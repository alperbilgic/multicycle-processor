==> flow/design.v <==
 module shiftregister #(parameter W = 8) (
	clk,
	in, out,rst, write, SPS, SRL, Sin
);
 	input clk;
	input [W-1:0] in;
	output reg [W-1:0] out;
	input rst;
	input write, Sin, SPS, SRL;
	initial
	begin
		out = {W{1'b0}};
	end
	always @(posedge clk)
	begin
		if (rst)
			out <= {W{1'b0}};
			else if (write) begin
				if (SPS) begin
					out <= in;
				end else begin
					if (SRL) 
						out <= {Sin, out[W-1:1]};
						else 
						out <= {out[W-2:0], Sin};
				end
			end
	end
endmodule
### From RTL to reports: shiftregister

What the tools print for shiftregister, step after step.
Lines are those of the file above, counted from 1.
Cell names lack the library's common part.
The mark -- stands for no value.

* top module: shiftregister
* clock input: clk
* cell library: sky130hd
* timing corner: tt_025C_1v80

### Word-level counts

Counts by Yosys on the flattened word-level netlist (proc, flatten, opt, wreduce; memories kept). Register bits leave out memories and registers merged into their read ports (data or address); mux counts leave out enables and synchronous resets folded into registers. Print and check cells are left out. Cells with the same type and inputs are merged into one.

* memories kept: 0
* cells after elaboration: 3
* flip-flop bits (word level): 8
* word width x clocked read ports: 0
* input port bits: 14
* bits in latches: 0
* ROM bits: 0
* output and inout port bits: 8
* memory bits (writable): 0

* multiplexer cells: 2
* $lt $le $gt $ge: 0
* eq/ne operators: 0
* shift-type cells: 0
* reduce/logical cells: 0
* div/mod/pow operators: 0
* bitwise gates (word level): 0
* $mul: 0
* add/sub/neg operators: 0

Operators by type and width (count)
* 8-bit 2-to-1 mux: 2

### Logic depth

Longest topological path by Yosys (ltp), each cell counted once; first at word level (registers and memories cut), then after technology mapping (sequential cells cut; the memories' decode and read muxes count).

* depth after elaboration: 2
* ABC_AREA: 0
* gate-level depth with buffers: 4

### Netlist

The flow's flattened synthesis, as Yosys stat reports it; memories are mapped. The netlist is that of the ABC_AREA named above (0 if unset); the other value can give another one.

Cells by type
* dfxtp_1: count 8, area in all 160.154 um^2
* o221ai_2: count 8, area in all 120.115 um^2
* mux2i_1: count 8, area in all 80.077 um^2
* nand4b_1: count 8, area in all 70.067 um^2
* nand2b_1: count 8, area in all 50.048 um^2
* buf_6: count 2, area in all 22.522 um^2
* buf_2: count 2, area in all 10.01 um^2
* or3b_1: count 1, area in all 8.758 um^2
* clkbuf_1: count 1, area in all 3.754 um^2

* cell count: 46
* synthesis area: 525.5 um^2
* mapped flip-flops: 8
* area of sequential cells: 160.2 um^2

### Path before layout

OpenSTA on the mapped netlist: ideal clock, no wires. The path of least setup slack (recovery checks aside). Input and output delay are each 20% of the period. Register names are those of the netlist, which keeps one name where synthesis merged equal registers.

* path type: in2reg
* from: input SPS
* to: register out[0]
* stages: 4
* path delay: 0.818 ns
* slack: 0.878 ns
* period: 2.12 ns
* setup time: 0.079 ns
* arrival: 1.163 ns
* synthesis period reached: 1.242 ns

"path delay" is the arrival time less input delay plus setup time.
"stages": output pins that drive a net of the path, with the launching flip-flop's if there is one; two outputs of one cell count as two.
"synthesis period reached" is the clock period less the worst setup slack; recovery checks do not enter. This is arithmetic on one report: input and output delays are still those of the set period (20% each).
Between the ends stands the longest chain of elaborated cells between them, by number of cells; it is not shown to be the way that was timed. Of several equally long chains one is given.
A line is the first line of the expression or statement that the cell stems from. Yosys adds cells for indexed reads and writes and turns some case tables into memories.
A register here has more assigning lines than the two given.

* cells stage by stage: buf_6 > or3b_1 > buf_6 > o221ai_2
* length of the longest elaborated chain: 1
* elaborated cells between the ends (all ways): 1
* those cells by class: mux: 1

Ends and longest elaborated chain, after synthesis
* start, declared: RTL line 9 `input write, Sin, SPS, SRL;`
* 8-bit 2-to-1 mux: RTL line 19 `if (SPS) begin`
* end, assigned: RTL line 20 `out <= in;`
* end, assigned: RTL line 23 `out <= {Sin, out[W-1:1]};`
* end, declared: RTL line 7 `output reg [W-1:0] out;`

### Timing after layout

Path of least setup slack in the final report of entry A (OpenROAD, finished layout, wires in). Where an end is a register, its clock arrival counts in the times.

* path type: in2reg
* from: input write
* to: register out[1]
* stages: 4
* setup time: 0.07 ns
* slack: 0.04 ns
* period: 1.24 ns
* arrival: 1.37 ns

A register here has more assigning lines than the two given.

* cells stage by stage: clkdlybuf4s50_1 > or3b_1 > buf_4 > o221ai_2

Ends and longest elaborated chain, post-layout
* start, declared: RTL line 9 `input write, Sin, SPS, SRL;`
* end, assigned: RTL line 20 `out <= in;`
* end, assigned: RTL line 23 `out <= {Sin, out[W-1:1]};`
* end, declared: RTL line 7 `output reg [W-1:0] out;`

Chain of elaborated cells between the ends: none given.

Memo
Re: implementation data of shiftregister

Settings and measured results of 2 stored flow runs for module shiftregister (sky130hd), not sorted in any way. The constraints put input and output delay at 20% of the set period each and load the outputs with 0.01 pF.
"period reached" = clock period - worst setup slack. The figure is calculated, with input and output delays left at 20% of the set period.
"critical path time" means the part of the period allowed to the worst setup path (the constraints hold back 20% at inputs and 20% at outputs) less its slack; where the path has registers, the arrival times of their clocks count too.
"power consumption": no workload was simulated; the value follows from the tool's default switching activity.

### Entry A

Settings: `period_ns=1.24`, `CORE_UTILIZATION=21`, `SETUP_SLACK_MARGIN=-0.08`, `PLACE_DENSITY_LB_ADDON=0.16`, `CORE_ASPECT_RATIO=1.45`, `TNS_END_PERCENT=100`, `CTS_CLUSTER_SIZE=70`, `SLEW_MARGIN=40`, `MAX_ROUTING_LAYER=met4`, `CAP_MARGIN=20`, `CORE_MARGIN=2`

- Die outline area: 2925.3 um^2
- Standard-cell area after routing: 835.8 um^2
- Critical path time: 0.95 ns
- Critical path kind: in2reg
- Total negative slack on setup checks: 0.000 ns
- Power consumption: 663.3 uW
- Period reached: 1.197 ns
- Smallest hold slack: 0.540 ns
- Final design utilization: 35.7%
- Area of the synthesized netlist: 525.5 um^2
- Setup slack of the worst path: 0.043 ns

### Entry B

Settings: `period_ns=1.95`, `CORE_UTILIZATION=49`, `SETUP_SLACK_MARGIN=0.28`, `PLACE_DENSITY=0.91`, `CORE_ASPECT_RATIO=1.1`, `CORE_MARGIN=7`, `CELL_PAD_IN_SITES_GLOBAL_PLACEMENT=0`, `ABC_AREA=0`, `GPL_ROUTABILITY_DRIVEN=1`, `MAX_ROUTING_LAYER=met4`, `CAP_MARGIN=20`, `SLEW_MARGIN=20`

- Die outline area: 2186.4 um^2
- Standard-cell area after routing: 762.0 um^2
- Critical path time: 1.20 ns
- Critical path kind: reg2out
- Total negative slack on setup checks: 0.000 ns
- Power consumption: 415.5 uW
- Period reached: 1.591 ns
- Smallest hold slack: 0.534 ns
- Final design utilization: 75.7%
- Area of the synthesized netlist: 525.5 um^2
- Setup slack of the worst path: 0.359 ns
